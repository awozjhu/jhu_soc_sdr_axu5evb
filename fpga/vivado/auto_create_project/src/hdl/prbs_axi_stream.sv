==> flow/design.v <==
`timescale 1ns/1ps
module prbs_axi_stream #(
  parameter int AXIL_ADDR_WIDTH = 6,  
  parameter int AXIL_DATA_WIDTH = 32
)(
  input  wire                        clk,
  input  wire                        rst_n,
  input  wire [AXIL_ADDR_WIDTH-1:0]  s_axil_awaddr,
  input  wire                        s_axil_awvalid,
  output logic                       s_axil_awready,
  input  wire [AXIL_DATA_WIDTH-1:0]  s_axil_wdata,
  input  wire [AXIL_DATA_WIDTH/8-1:0]s_axil_wstrb,
  input  wire                        s_axil_wvalid,
  output logic                       s_axil_wready,
  output logic [1:0]                 s_axil_bresp,
  output logic                       s_axil_bvalid,
  input  wire                        s_axil_bready,
  input  wire [AXIL_ADDR_WIDTH-1:0]  s_axil_araddr,
  input  wire                        s_axil_arvalid,
  output logic                       s_axil_arready,
  output logic [AXIL_DATA_WIDTH-1:0] s_axil_rdata,
  output logic [1:0]                 s_axil_rresp,
  output logic                       s_axil_rvalid,
  input  wire                        s_axil_rready,
  output logic [7:0]                 m_axis_tdata,
  output logic                       m_axis_tvalid,
  input  wire                        m_axis_tready,
  output logic                       m_axis_tlast
);
  localparam CTRL_ADDR       = 6'h00;
  localparam STATUS_ADDR     = 6'h04;
  localparam SEED_ADDR       = 6'h08;
  localparam FRMLEN_ADDR     = 6'h0C;
  localparam BYTECOUNT_ADDR  = 6'h18;
  localparam BITCOUNT_ADDR   = 6'h1C;
  logic        ctrl_enable;
  logic [2:0]  ctrl_mode;            
  logic        sw_reset_pulse;       
  logic        clear_pulse;          
  logic [30:0] csr_seed;             
  logic [15:0] csr_frame_len_bytes;  
  logic st_running;       
  logic st_diag_ovun;     
  logic st_done;          
  logic [31:0] byte_count;           
  logic [31:0] bit_count;            
  logic aw_hs, w_hs, ar_hs;
  assign aw_hs = s_axil_awvalid & s_axil_awready;
  assign w_hs  = s_axil_wvalid  & s_axil_wready;
  assign ar_hs = s_axil_arvalid & s_axil_arready;
  always_ff @(posedge clk or negedge rst_n) begin
    if (!rst_n) s_axil_awready <= 1'b0;
    else        s_axil_awready <= (~s_axil_awready) & s_axil_awvalid & s_axil_wvalid;
  end
  always_ff @(posedge clk or negedge rst_n) begin
    if (!rst_n) s_axil_wready <= 1'b0;
    else        s_axil_wready <= (~s_axil_wready) & s_axil_awvalid & s_axil_wvalid;
  end
  always_ff @(posedge clk or negedge rst_n) begin
    if (!rst_n) begin
      s_axil_bvalid <= 1'b0; s_axil_bresp <= 2'b00;
    end else begin
      if (aw_hs & w_hs) begin
        s_axil_bvalid <= 1'b1; s_axil_bresp <= 2'b00;
      end else if (s_axil_bvalid & s_axil_bready) begin
        s_axil_bvalid <= 1'b0;
      end
    end
  end
  always_ff @(posedge clk or negedge rst_n) begin
    if (!rst_n) s_axil_arready <= 1'b0;
    else        s_axil_arready <= (~s_axil_arready) & s_axil_arvalid;
  end
  wire _lint_axil_unused_reads = &{1'b0, s_axil_wdata[31:16], s_axil_wstrb[3:2]};
  logic fire_evt_q, last_fire_evt_q;
  always_ff @(posedge clk or negedge rst_n) begin
    if (!rst_n) begin
      ctrl_enable          <= 1'b0;
      ctrl_mode            <= 3'd3;           
      sw_reset_pulse       <= 1'b0;
      clear_pulse          <= 1'b0;
      csr_seed             <= 31'd1;          
      csr_frame_len_bytes  <= 16'd0;          
      st_running           <= 1'b0;
      st_diag_ovun         <= 1'b0;
      st_done              <= 1'b0;
    end else begin
      sw_reset_pulse <= 1'b0;
      clear_pulse    <= 1'b0;
      if (aw_hs & w_hs) begin
        unique case (s_axil_awaddr[5:0])
          CTRL_ADDR: begin
            if (s_axil_wstrb[0]) begin
              ctrl_enable <= s_axil_wdata[0];
              if (s_axil_wdata[2]) sw_reset_pulse <= 1'b1;           
              ctrl_mode   <= s_axil_wdata[6:4];
              if (s_axil_wdata[15]) clear_pulse <= 1'b1;             
            end
          end
          SEED_ADDR: begin
            csr_seed <= s_axil_wdata[30:0];                           
          end
          FRMLEN_ADDR: begin
            if (s_axil_wstrb[1] | s_axil_wstrb[0]) csr_frame_len_bytes <= s_axil_wdata[15:0];
          end
          STATUS_ADDR: begin
            if (s_axil_wstrb[0]) begin
              if (s_axil_wdata[0]) st_running  <= 1'b0;
              if (s_axil_wdata[2]) st_diag_ovun<= 1'b0;
              if (s_axil_wdata[8]) st_done     <= 1'b0;
            end
          end
          default: ;
        endcase
      end
      if (sw_reset_pulse) begin
        st_running <= 1'b0;
        st_done    <= 1'b0;
      end else begin
        if (fire_evt_q)      st_running <= 1'b1;    
        if (last_fire_evt_q) st_done    <= 1'b1;    
      end
    end
  end
  always_ff @(posedge clk or negedge rst_n) begin
    if (!rst_n) begin
      s_axil_rvalid <= 1'b0; s_axil_rresp <= 2'b00; s_axil_rdata <= '0;
    end else begin
      if (ar_hs) begin
        s_axil_rvalid <= 1'b1; s_axil_rresp <= 2'b00;
        unique case (s_axil_araddr[5:0])
          CTRL_ADDR      : s_axil_rdata <= {16'd0, 8'd0, ctrl_mode, 1'b0 , ctrl_enable};
          STATUS_ADDR    : s_axil_rdata <= {23'd0, st_done, 7'd0, st_diag_ovun, 1'b0 , st_running};
          SEED_ADDR      : s_axil_rdata <= {1'b0, csr_seed};
          FRMLEN_ADDR    : s_axil_rdata <= {16'd0, csr_frame_len_bytes};
          BYTECOUNT_ADDR : s_axil_rdata <= byte_count;
          BITCOUNT_ADDR  : s_axil_rdata <= bit_count;
          default        : s_axil_rdata <= 32'hDEADBEEF;
        endcase
      end else if (s_axil_rvalid & s_axil_rready) begin
        s_axil_rvalid <= 1'b0;
      end
    end
  end
  logic [4:0] tap_a, tap_b;
  always_comb begin
    unique case (ctrl_mode)
      3'd0: begin tap_a=5;  tap_b=4;  end  
      3'd1: begin tap_a=13; tap_b=12; end  
      3'd2: begin tap_a=21; tap_b=16; end  
      default: begin tap_a=29; tap_b=26; end  
    endcase
  end
  logic [30:0] lfsr_q;
  wire         feedback_bit = lfsr_q[tap_a] ^ lfsr_q[tap_b];
  wire [30:0]  seed_fixed   = (csr_seed == 31'd0) ? 31'd1 : csr_seed;
  logic [2:0]  bit_cnt;
  logic [7:0]  byte_shift;
  logic [15:0] frame_cnt_q;
  wire         use_frames = (csr_frame_len_bytes != 16'd0);
  logic        vld_q;
  logic [7:0]  data_q;
  logic        last_q;    
  wire fire = vld_q & m_axis_tready;
  wire fire_evt      = fire;
  wire last_fire_evt = fire & use_frames & last_q;
  always_ff @(posedge clk or negedge rst_n) begin
    if (!rst_n) begin
      fire_evt_q      <= 1'b0;
      last_fire_evt_q <= 1'b0;
    end else begin
      fire_evt_q      <= fire_evt;
      last_fire_evt_q <= last_fire_evt;
    end
  end
  always_ff @(posedge clk or negedge rst_n) begin
    if (!rst_n) begin
      lfsr_q      <= 31'd1;
      bit_cnt     <= 3'd0;
      byte_shift  <= 8'd0;
      vld_q       <= 1'b0;
      data_q      <= 8'd0;
      last_q      <= 1'b0;
      frame_cnt_q <= 16'd0;           
    end else begin
      if (sw_reset_pulse) begin
        lfsr_q      <= seed_fixed;
        bit_cnt     <= 3'd0;
        byte_shift  <= 8'd0;
        vld_q       <= 1'b0;
        last_q      <= 1'b0;
        frame_cnt_q <= csr_frame_len_bytes;    
      end else if (ctrl_enable) begin
        if (!vld_q) begin
          byte_shift[bit_cnt] <= lfsr_q[0];
          lfsr_q              <= {lfsr_q[29:0], feedback_bit};
          bit_cnt             <= bit_cnt + 3'd1;
          if (bit_cnt == 3'd7) begin
            data_q <= {lfsr_q[0], byte_shift[6:0]};
            vld_q  <= 1'b1;
            if (use_frames) begin
              if (frame_cnt_q == 16'd0)
                last_q <= (csr_frame_len_bytes == 16'd1);
              else
                last_q <= (frame_cnt_q == 16'd1);
            end else begin
              last_q <= 1'b0;
            end
          end
        end
        if (fire) begin
          if (use_frames) begin
            if (last_q) begin
              frame_cnt_q <= csr_frame_len_bytes;
            end else begin
              if (frame_cnt_q == 16'd0)
                frame_cnt_q <= (csr_frame_len_bytes > 16'd0) ? (csr_frame_len_bytes - 16'd1) : 16'd0;
              else
                frame_cnt_q <= frame_cnt_q - 16'd1;
            end
          end
          vld_q <= 1'b0;   
        end
      end else begin
        vld_q <= 1'b0;
      end
    end
  end
  always_ff @(posedge clk or negedge rst_n) begin
    if (!rst_n) begin
      byte_count <= 32'd0;
      bit_count  <= 32'd0;
    end else if (sw_reset_pulse | clear_pulse) begin
      byte_count <= 32'd0;
      bit_count  <= 32'd0;
    end else if (fire_evt) begin
      byte_count <= byte_count + 32'd1;
      bit_count  <= bit_count  + 32'd8;
    end
  end
  assign m_axis_tdata  = data_q;
  assign m_axis_tvalid = vld_q;
  assign m_axis_tlast  = use_frames ? last_q : 1'b0;
endmodule
# [From RTL to reports: prbs_axi_stream]
# Tool output for the design above, in the order of the flow.
# Lines are those of the file above, counted from 1.
# Operators: Yosys type, input widths -> output width; for muxes data width and select width s.
# Library cell names are shortened.
# Not given: n/a
[design] top_module="prbs_axi_stream" clk_port="clk" library="sky130hd" lib_corner="tt_025C_1v80"

# [Elaborated design]
# Yosys after proc, flatten, opt, wreduce and memory -nomap, before mapping. Memory bits, and registers merged into a memory's read port (data or address), are not among the register bits. Print and check cells are not counted. Equal cells are merged and count once.
[op_classes] add_sub_neg=6 multipliers=0 div=0 n_cmp=1 n_eq=14 n_shift=4 muxes=60 logic=25 reduce_logical=30
[ops] op="$pmux 32 s6" count=1
[ops] op="$mux 32" count=4
[ops] op="$mux 31" count=4
[ops] op="$mux 16" count=7
[ops] op="$shiftx 31x5->1" count=2
[ops] op="$mux 1" count=36
[ops] op="$sub 16x1->16 const B" count=2
[ops] op="$eq 16x1->1 const B" count=2
[ops] op="$add 32x1->32 const B" count=1
[ops] op="$add 32x4->32 const B" count=1
[ops] op="$logic_not 31->1" count=1
[ops] op="$pmux 5 s3" count=2
[ops] op="$reduce_bool 3->1" count=8
[ops] op="$eq 6x4->1 const B" count=4
[ops] op="$mux 8" count=3
[ops] op="$gt 16x1->1 const B" count=1
[ops] op="$logic_not 16->1" count=1
[ops] op="$reduce_bool 16->1" count=1
[ops] op="$and 1x1->1" count=14
[ops] op="$reduce_bool 2->1" count=7
[ops] op="$reduce_and 3->1" count=4
[ops] op="$reduce_and 4->1" count=3
[ops] op="$eq 6x3->1 const B" count=2
[ops] op="$eq 6x5->1 const B" count=2
[ops] op="$logic_not 6->1" count=2
[ops] op="$mux 3" count=3
[ops] op="$shift 1x4->8" count=1
[ops] op="$shift 1x4->8 const A" count=1
# Not listed: further kinds 14, cells in them 20.
[bits] regBits=226 latch_bits=0 ramBits=0 rom_bits=0 clocked_rd_ports_x_width=0 memories=0 input_bits=56 out_inout_bits=51 word_cells=165

# [Logic depth]
# Yosys ltp: most cells in a row. Word level: on the elaborated netlist, between registers, memories and ports. Mapped: between sequential cells and ports; inverters and the memories' decode and read muxes count.
[logic_depth] word_depth=8 abc_area=0 depth_mapped=9 mapped_depth_nobuf=8

# [Synthesis result]
# The flow's flattened synthesis, as Yosys stat reports it; memories are mapped. The netlist is that of the ABC_AREA named above (0 if unset); the other value can give another one.
# Totals and module areas in this step are rounded.
[mapped] stdcells=1111 area_mm2=0.011 seqArea_mm2=0.0055 ffs=221 n_buf=68
[by_type] type="dfrtp_1" count=217 area_total_um2=5.43E+03
[by_type] type="mux2_2" count=65 area_total_um2=731.952
[by_type] type="nor2_1" count=142 area_total_um2=533.011
[by_type] type="xor2_1" count=51 area_total_um2=446.678
[by_type] type="nand2_1" count=101 area_total_um2=379.114
[by_type] type="mux2i_1" count=35 area_total_um2=350.336
[by_type] type="o21ai_0" count=66 area_total_um2=330.317
[by_type] type="xnor2_1" count=29 area_total_um2=253.994
[by_type] type="a221oi_1" count=28 area_total_um2=245.235
[by_type] type="a21oi_1" count=38 area_total_um2=190.182
[by_type] type="nand3_1" count=34 area_total_um2=170.163
[by_type] type="ha_1" count=13 area_total_um2=162.656
[by_type] type="clkbuf_1" count=42 area_total_um2=157.651
[by_type] type="a22oi_1" count=19 area_total_um2=142.637
[by_type] type="nand4_1" count=18 area_total_um2=112.608
[by_type] type="nor4_1" count=17 area_total_um2=106.352
[by_type] type="dfstp_2" count=4 area_total_um2=105.101
[by_type] type="nor3_1" count=20 area_total_um2=100.096
# Not listed: further types 53, cells in them 172.

# [Worst setup path after synthesis]
# Source: OpenSTA report_checks on the synthesized netlist (no wires, ideal clock, input and output delay 20% of the period each), path of least setup slack; recovery checks are left aside. Register names are those of the netlist, which keeps one name where synthesis merged equal registers.
[synth_timing] path_kind="in2reg" startpoint="in s_axil_awaddr[1]" endpoint="reg csr_frame_len_bytes[10]" tclk_ps=2540 input_delay_ps=508 setup_ps=125 t_first_pin_ps=508 arrival_time_ps=2005 t_required_ps=2415 path_slack_ps=410 delay_ps=1622 path_stages=5 n_path_buf=1 synth_period_reached_ps=2130
# "delay_ps" is the arrival time less input delay plus setup time.
# "path_stages" counts driving pins, that of a launching flip-flop among them; a cell with two outputs on the path counts twice.
# "synth_period_reached_ps" = period - worst setup slack (recovery checks aside). The figure is calculated, with input and output delays left at 20% of the set period.
# Between the ends stands the longest chain of elaborated cells between them, by number of cells; it is not shown to be the way that was timed. Of several equally long chains one is given.
# A line is the first line of the expression or statement that the cell stems from. Yosys adds cells for indexed reads and writes and turns some case tables into memories.
[synth_via] cell_sequence="nor4_1 > nand2_1 > nor3_2 > clkbuf_1 > mux2_2" elab_chain_len=2 cells_between=2 lines_between=1 cone_classes="eq/ne: 1; reduce/logical: 1"
[synth_rtl] item="start, declared" line=8 text="input  wire [AXIL_ADDR_WIDTH-1:0]  s_axil_awaddr,"
[synth_rtl] item="$eq 6x4->1" line=91 text="unique case (s_axil_awaddr[5:0])"
[synth_rtl] item="$reduce_and 3->1"
[synth_rtl] item="end, assigned" line=83 text="csr_frame_len_bytes  <= 16'd0;"
[synth_rtl] item="end, assigned" line=104 text="if (s_axil_wstrb[1] | s_axil_wstrb[0]) csr_frame_len_bytes <= s_axil_wdata[15:0];"
[synth_rtl] item="end, declared" line=41 text="logic [15:0] csr_frame_len_bytes;"

# [Timing after layout]
# Path of least setup slack in the final report of run A (OpenROAD, finished layout, wires in). Where an end is a register, its clock arrival counts in the times.
# The path's times are printed in steps of 10 ps; the period is the one set.
[layout_timing] path_kind="reg2out" startpoint="reg csr_frame_len_bytes[8]" endpoint="out m_axis_tlast" tclk_ps=1400 out_delay_ps=280 t_first_pin_ps=520 arrival_time_ps=2030 t_required_ps=1120 path_slack_ps=-910 path_stages=6 n_path_buf=1
# Between the ends stands the longest chain of elaborated cells between them, by number of cells; it is not shown to be the way that was timed. Of several equally long chains one is given.
[layout_via] cell_sequence="dfrtp_1 > or4_4 > nor3_4 > nand3_4 > and2_4 > buf_6" elab_chain_len=2 cells_between=2 lines_between=2 cone_classes="mux: 1; reduce/logical: 1"
[layout_rtl] item="start, declared" line=41 text="logic [15:0] csr_frame_len_bytes;"
[layout_rtl] item="start, assigned" line=83 text="csr_frame_len_bytes  <= 16'd0;"
[layout_rtl] item="start, assigned" line=104 text="if (s_axil_wstrb[1] | s_axil_wstrb[0]) csr_frame_len_bytes <= s_axil_wdata[15:0];"
[layout_rtl] item="$reduce_bool 16->1" line=160 text="wire         use_frames = (csr_frame_len_bytes != 16'd0);"
[layout_rtl] item="$mux 1" line=243 text="assign m_axis_tlast  = use_frames ? last_q : 1'b0;"
[layout_rtl] item="end, declared" line=28 text="output logic                       m_axis_tlast"

# Flow runs of prbs_axi_stream

Module prbs_axi_stream, platform sky130hd: 2 stored runs of the flow (Yosys, OpenROAD) with differing settings, in no particular order. Input and output delays are each 20% of the period that was set; the output load is 0.01 pF.
"achieved clock period": clock period set for the run, less the worst setup slack. It is reckoned from that one timing run; input and output delays stay at 20% of the period that was set.
"worst setup path time" is the time allowed to the run's worst setup path (the clock period less input and output delay, where it has them) less its slack. Clock arrival times count: a late capture clock shortens it, a late launch clock lengthens it.
"power" rests on the timing tool's default activity at the inputs, not on a simulated workload.
"worst setup path time" is known to 10 ps.
The results are shown rounded.
[run A] settings: period_ns=1.4, CAP_MARGIN=20, CORE_MARGIN=2, CORE_UTILIZATION=40, SLEW_MARGIN=20
[run A] result: chip area after synthesis (Yosys) 0.011 mm², die area 0.029 mm², standard-cell area of the final layout 0.017 mm², utilization 63 %, worst setup slack after layout -910 ps, total negative slack -44000 ps, power 0.014 W, achieved clock period 2311 ps, worst setup path time 2030 ps, worst setup path kind reg2out
[run B] settings: period_ns=1.32, CORE_UTILIZATION=60, SETUP_SLACK_MARGIN=-0.05, PLACE_DENSITY_LB_ADDON=0.15, TNS_END_PERCENT=80, GPL_ROUTABILITY_DRIVEN=1, CTS_CLUSTER_SIZE=59, CAP_MARGIN=20, CORE_MARGIN=2, SLEW_MARGIN=20
[run B] result: chip area after synthesis (Yosys) 0.011 mm², die area 0.02 mm², standard-cell area of the final layout 0.018 mm², utilization 95 %, worst setup slack after layout -1300 ps, total negative slack -92000 ps, power 0.015 W, achieved clock period 2665 ps, worst setup path time 2660 ps, worst setup path kind reg2reg
